==> flow/design.v <==
`timescale 1ns / 1ps
module RCServo(
    input clk,
    input Fast_CCW,
    input Slow_CCW,
    input Slow_CW,
    input Fast_CW,
    output RCServo_pulse,
    output reg LED,
    output reg LED1,
    output reg LED2,
    output reg LED3
    );
    reg [7:0] RxD_data_reg = 8'h80;
    wire F_CCW_clean;
    wire F_CCW_state;
    wire F_CCW_up;
    wire S_CCW_clean;
    wire S_CCW_state;
    wire S_CCW_up;
    wire S_CW_clean;
    wire S_CW_state;
    wire S_CW_up;
    wire F_CW_clean;
    wire F_CW_state;
    wire F_CW_up;
    PushButton_Debouncer db_Fast_CCW(
        .clk    (clk),
        .PB     (Fast_CCW),
        .PB_state   (F_CCW_state),
        .PB_down    (F_CCW_clean),
        .PB_up      (F_CCW_up)
    );
    PushButton_Debouncer db_Slow_CCW(
            .clk    (clk),
            .PB     (Slow_CCW),
            .PB_state   (S_CCW_state),
            .PB_down    (S_CCW_clean),
            .PB_up      (S_CCW_up)
        );
    PushButton_Debouncer db_Slow_CW(
                .clk    (clk),
                .PB     (Slow_CW),
                .PB_state   (S_CW_state),
                .PB_down    (S_CW_clean),
                .PB_up      (S_CW_up)
            );
    PushButton_Debouncer db_Fast_CW(
                .clk    (clk),
                .PB     (Fast_CW),
                .PB_state   (F_CW_state),
                .PB_down    (F_CW_clean),
                .PB_up      (F_CW_up)
            );    
    always @(posedge clk) begin
        if (F_CCW_clean == 1) begin
          if (RxD_data_reg < 8'hDF)
            RxD_data_reg <= RxD_data_reg +8'h20;
          else
            RxD_data_reg = 8'hFF;         
        end
        if (S_CCW_clean == 1) begin
          if (RxD_data_reg <8'hFF)
            RxD_data_reg <= RxD_data_reg +8'h01;
          else
            RxD_data_reg = 8'hFF;       
        end
        if (S_CW_clean == 1) begin
          if (RxD_data_reg >8'h01)
            RxD_data_reg <= RxD_data_reg -8'h01;
          else
            RxD_data_reg = 8'h00;         
        end        
        if (F_CW_clean == 1)begin
          if (RxD_data_reg >8'h20)
            RxD_data_reg <= RxD_data_reg -8'h20;
          else 
            RxD_data_reg = 8'h00;
        end        
    end
    always @(posedge clk) LED <= F_CCW_state;
    always @(posedge clk) LED1 <= S_CCW_state;
    always @(posedge clk) LED2 <= S_CW_state;
    always @(posedge clk) LED3 <= F_CW_state;  
    parameter ClkDiv = 392;
    reg [9:0] ClkCount;
    reg ClkTick;
    always @(posedge clk) ClkTick <= (ClkCount==ClkDiv-2);
    always @(posedge clk) if(ClkTick) ClkCount <= 0; else ClkCount <= ClkCount + 1;
    reg [11:0] PulseCount;
    always @(posedge clk) if(ClkTick) PulseCount <= PulseCount + 1;
    reg [7:0] RCServo_position;
    always @(posedge clk) if(PulseCount==0) RCServo_position <= RxD_data_reg;
    reg RCServo_pulse;
    always @(posedge clk) RCServo_pulse <= (PulseCount < {4'b0001, RCServo_position});
endmodule
module PushButton_Debouncer(
    input clk,
    input PB,   
    output reg PB_state,   
    output PB_down,   
    output PB_up    
    );
    reg PB_sync_0;  always @(posedge clk) PB_sync_0 <= ~PB;   
    reg PB_sync_1;  always @(posedge clk) PB_sync_1 <= PB_sync_0;
    reg [15:0] PB_cnt;
    wire PB_idle = (PB_state==PB_sync_1);
    wire PB_cnt_max = &PB_cnt;	 
    always @(posedge clk)
    if(PB_idle)
        PB_cnt <= 0;   
    else
    begin
        PB_cnt <= PB_cnt + 16'd1;   
        if(PB_cnt_max) PB_state <= ~PB_state;   
    end
    assign PB_down = ~PB_idle & PB_cnt_max & ~PB_state;
    assign PB_up   = ~PB_idle & PB_cnt_max &  PB_state;
endmodule
==> Step by step through the tools: RCServo <==
The steps from the RTL of RCServo to its reports follow in flow order.
Line numbers count from 1 in the design file above.
Operators carry their Yosys type and port widths (W data, S select, Z words).
Cell names lack the library's common part.
{ "setup": {"design": "RCServo", "clk_port": "clk", "lib": "sky130hd", "lib_corner": "tt_025C_1v80"} }

==> After elaboration <==
Counts by Yosys on the flattened word-level netlist (proc, flatten, opt, wreduce; memories kept). Register bits leave out memories and registers merged into their read ports (data or address); mux counts leave out enables and synchronous resets folded into registers. Print and check cells are left out. Cells with the same type and inputs are merged into one.
{ "word_totals": {"out_inout_bits": 5, "ff_bits": 120} }
{ "op_classes": {"n_cmp": 5, "mux": 8, "add_sub_neg": 10, "n_logic": 20, "equal": 5, "reduce_and_logical": 9} }
{ "op_table": {"columns": ["operator", "count"], "rows": [
  ["$reduce_and A17 Y1", 4],
  ["$add A16 B1 Y16 const B", 4],
  ["$reduce_and A16 Y1", 4],
  ["$mux W8", 8],
  ["$lt A8 B8 Y1 const B", 2],
  ["$not A1 Y1", 12],
  ["$add A12 B1 Y12 const B", 1],
  ["$lt A12 B9 Y1", 1],
  ["$logic_not A12 Y1", 1],
  ["$add A10 B1 Y10 const B", 1],
  ["$eq A10 B9 Y1 const B", 1],
  ["$and A1 B1 Y1", 8],
  ["$add A8 B1 Y8 const B", 1],
  ["$sub A8 B1 Y8 const B", 1],
  ["$gt A8 B1 Y1 const B", 1],
  ["$add A8 B6 Y8 const B", 1],
  ["$sub A8 B6 Y8 const B", 1],
  ["$gt A8 B6 Y1 const B", 1],
  ["$eq A1 B1 Y1", 4]
]} }

==> Depth <==
Yosys ltp: most cells in a row. Word level: on the elaborated netlist, between registers, memories and ports. Mapped: between sequential cells and ports; inverters and the memories' decode and read muxes count.
{ "depth": {"ltp_word": 14, "abc_area": 0, "mapped_depth": 13} }

==> Netlist <==
Source: synth_stat.txt of the flow (Yosys; design flattened, memories mapped). It holds for the ABC_AREA given above (unset counts as 0); a run with the other value may have another netlist.
{ "types": {"columns": ["type", "count", "area_total_um2"], "rows": [
  ["dfxtp_1", 96, 1.92E+03],
  ["edfxtp_1", 24, 720.691],
  ["xor2_1", 41, 359.094],
  ["nor2_1", 86, 322.81],
  ["xnor2_1", 31, 271.51],
  ["ha_1", 16, 200.192],
  ["nand3_1", 34, 170.163],
  ["nand2_1", 44, 165.158],
  ["a21oi_1", 21, 105.101],
  ["and3_1", 16, 100.096],
  ["inv_1", 26, 97.594],
  ["o21ai_0", 18, 90.086],
  ["nand4_1", 13, 81.328],
  ["and4_1", 9, 78.826],
  ["nor2b_1", 11, 68.816],
  ["or3_1", 11, 68.816],
  ["a21o_1", 6, 45.043],
  ["and3b_1", 4, 35.034]
]} }
Not listed: further types 37, cells in them 82.
{ "mapped": {"synth_area_mm2": 0.0055178, "sequential_area_mm2": 0.0026425, "cells": 589, "n_buf": 12, "flip_flops": 120} }
By module: a second synthesis without flattening, with its own total; a netlist apart from the flattened one above.
{ "unflattened": {"cells_unflattened": 632, "area_unflattened_mm2": 0.0059432} }
Each row is one instance without its submodules.
{ "modules": {"columns": ["module", "seq_area_mm2", "area_mm2", "instances", "n_cells"], "rows": [
  ["PushButton_Debouncer", 0.0003904, 0.0008433, 4, 93],
  ["RCServo", 0.001081, 0.00257, 1, 260]
]} }

==> Path before layout <==
OpenSTA on the mapped netlist: ideal clock, no wires. The path of least setup slack (recovery checks aside). Input and output delay are each 20% of the period. Register names are those of the netlist, which keeps one name where synthesis merged equal registers.
{ "synth_path": {"path_type": "register -> register", "startpoint": "register db_Slow_CCW.PB_cnt[0]", "endpoint": "register RxD_data_reg[0]", "clock_period_ns": 3.33, "launch_ns": 0.000, "path_stages": 13, "path_buffers": 1, "slack_ns": 0.355, "delay_ns": 2.975, "t_arrival_ns": 2.859, "period_less_setup_slack_ns": 2.975} }
"delay_ns" is the arrival time less input delay plus setup time.
"path_stages" counts driving pins, that of a launching flip-flop among them; a cell with two outputs on the path counts twice.
"period_less_setup_slack_ns" = period - worst setup slack (recovery checks aside). The figure is calculated, with input and output delays left at 20% of the set period.
The rows between start and end are the longest chain of elaborated cells between them; the timing report does not say that the signal goes this way. Where chains are equally long, one stands for them.
A line is the first line of the expression or statement that the cell stems from. Yosys adds cells for indexed reads and writes and turns some case tables into memories.
A register here has more assigning lines than the two given.
{ "synth_via": {"path_cell_list": "dfxtp_1 -> ha_1 -> nand3_1 -> or3_1 -> buf_2 -> or4b_4 -> o31ai_2 -> o21ai_4 -> a211oi_2 -> nand2_2 -> xor2_1 -> o31ai_4 -> and3b_1", "elab_chain_len": 10} }
{ "synth_rtl": {"columns": ["item", "line_no", "source"], "rows": [
  ["start, declared", 106, "reg [15:0] PB_cnt;"],
  ["start, assigned", 111, "PB_cnt <= 0;"],
  ["start, assigned", 114, "PB_cnt <= PB_cnt + 16'd1;"],
  ["$reduce_and A16 Y1", 108, "wire PB_cnt_max = &PB_cnt;"],
  ["$and A1 B1 Y1 x2", 117, "assign PB_down = ~PB_idle & PB_cnt_max & ~PB_state;"],
  ["$mux W8", 62, "if (S_CCW_clean == 1) begin"],
  ["$sub A8 B1 Y8", 70, "RxD_data_reg <= RxD_data_reg -8'h01;"],
  ["$mux W8", 69, "if (RxD_data_reg >8'h01)"],
  ["$mux W8", 68, "if (S_CW_clean == 1) begin"],
  ["$sub A8 B6 Y8", 76, "RxD_data_reg <= RxD_data_reg -8'h20;"],
  ["$mux W8", 75, "if (RxD_data_reg >8'h20)"],
  ["$mux W8", 74, "if (F_CW_clean == 1)begin"],
  ["end, assigned", 70, null],
  ["end, assigned", 76, null],
  ["end, declared", 14, "reg [7:0] RxD_data_reg = 8'h80;"]
]} }

==> Path in the finished layout <==
From the final timing report of run 1: the path of least setup slack in the routed layout; clock arrival at registers is part of the times.
{ "layout_path": {"path_type": "register -> register", "startpoint": "register db_Slow_CCW.PB_cnt[0]", "endpoint": "register RxD_data_reg[1]", "t_arrival_ns": 4.18, "launch_ns": 0.41, "path_stages": 11, "clock_period_ns": 6.39, "slack_ns": 2.51, "path_buffers": 0} }
The rows between start and end are the longest chain of elaborated cells between them; the timing report does not say that the signal goes this way. Where chains are equally long, one stands for them.
A register here has more assigning lines than the two given.
{ "layout_via": {"path_cell_list": "dfxtp_1 -> ha_1 -> nand3_1 -> or3_1 -> nor2_1 -> nand3_1 -> o21ai_0 -> nor4_1 -> nor4_2 -> o31ai_4 -> a211oi_1", "elab_chain_len": 10} }
{ "layout_rtl": {"columns": ["item", "line_no", "source"], "rows": [
  ["start, declared", 106, "reg [15:0] PB_cnt;"],
  ["start, assigned", 111, "PB_cnt <= 0;"],
  ["start, assigned", 114, "PB_cnt <= PB_cnt + 16'd1;"],
  ["$reduce_and A16 Y1", 108, "wire PB_cnt_max = &PB_cnt;"],
  ["$and A1 B1 Y1 x2", 117, "assign PB_down = ~PB_idle & PB_cnt_max & ~PB_state;"],
  ["$mux W8", 62, "if (S_CCW_clean == 1) begin"],
  ["$sub A8 B1 Y8", 70, "RxD_data_reg <= RxD_data_reg -8'h01;"],
  ["$mux W8", 69, "if (RxD_data_reg >8'h01)"],
  ["$mux W8", 68, "if (S_CW_clean == 1) begin"],
  ["$sub A8 B6 Y8", 76, "RxD_data_reg <= RxD_data_reg -8'h20;"],
  ["$mux W8", 75, "if (RxD_data_reg >8'h20)"],
  ["$mux W8", 74, "if (F_CW_clean == 1)begin"],
  ["end, assigned", 70, null],
  ["end, assigned", 76, null],
  ["end, declared", 14, "reg [7:0] RxD_data_reg = 8'h80;"]
]} }

Measured results for RCServo: 2 stored runs of the Yosys and OpenROAD flow on sky130hd. The settings differ; the order carries no meaning. The constraints put input and output delay at 20% of the set period each and load the outputs with 0.01 pF.
"worst_setup_path_time_ns" = time allowed to the worst setup path (clock period - input delay - output delay, where it has them) - its slack; a late launch clock adds to it, a late capture clock takes from it.
"power_mw" is the tool's figure for a default switching activity; nothing was simulated.
[
  {
    "run": "run 1",
    "settings": { "period_ns": 6.39, "CORE_UTILIZATION": 45, "SETUP_SLACK_MARGIN": 1.44, "PLACE_DENSITY": 0.72, "CORE_ASPECT_RATIO": 0.8, "CELL_PAD_IN_SITES_DETAIL_PLACEMENT": 1, "CTS_CLUSTER_DIAMETER": 70, "CAP_MARGIN": 20, "CORE_MARGIN": 2, "SLEW_MARGIN": 20 },
    "results": { "timing.hold.ws_ns": 0.327, "worst_setup_path_time_ns": 3.88, "worst_setup_path_type": "register -> register", "synthArea_mm2": 0.0055178, "design.die.area_mm2": 0.013169, "finish.utilization_frac": 0.525, "fin_ws_ns": 2.515, "total_negative_slack_ns": 0.000, "power_mw": 1.704 }
  },
  {
    "run": "run 2",
    "settings": { "period_ns": 2.45, "CORE_UTILIZATION": 34, "SETUP_SLACK_MARGIN": -0.19, "PLACE_DENSITY_LB_ADDON": 0.09, "CORE_ASPECT_RATIO": 1.35, "CELL_PAD_IN_SITES_DETAIL_PLACEMENT": 1, "GPL_TIMING_DRIVEN": 1, "CTS_CLUSTER_SIZE": 44, "CAP_MARGIN": 20, "CORE_MARGIN": 2, "SLEW_MARGIN": 20 },
    "results": { "timing.hold.ws_ns": 0.329, "worst_setup_path_time_ns": 2.83, "worst_setup_path_type": "register -> register", "synthArea_mm2": 0.0055178, "design.die.area_mm2": 0.017275, "finish.utilization_frac": 0.482, "fin_ws_ns": -0.379, "total_negative_slack_ns": -2.734, "power_mw": 4.811 }
  }
]
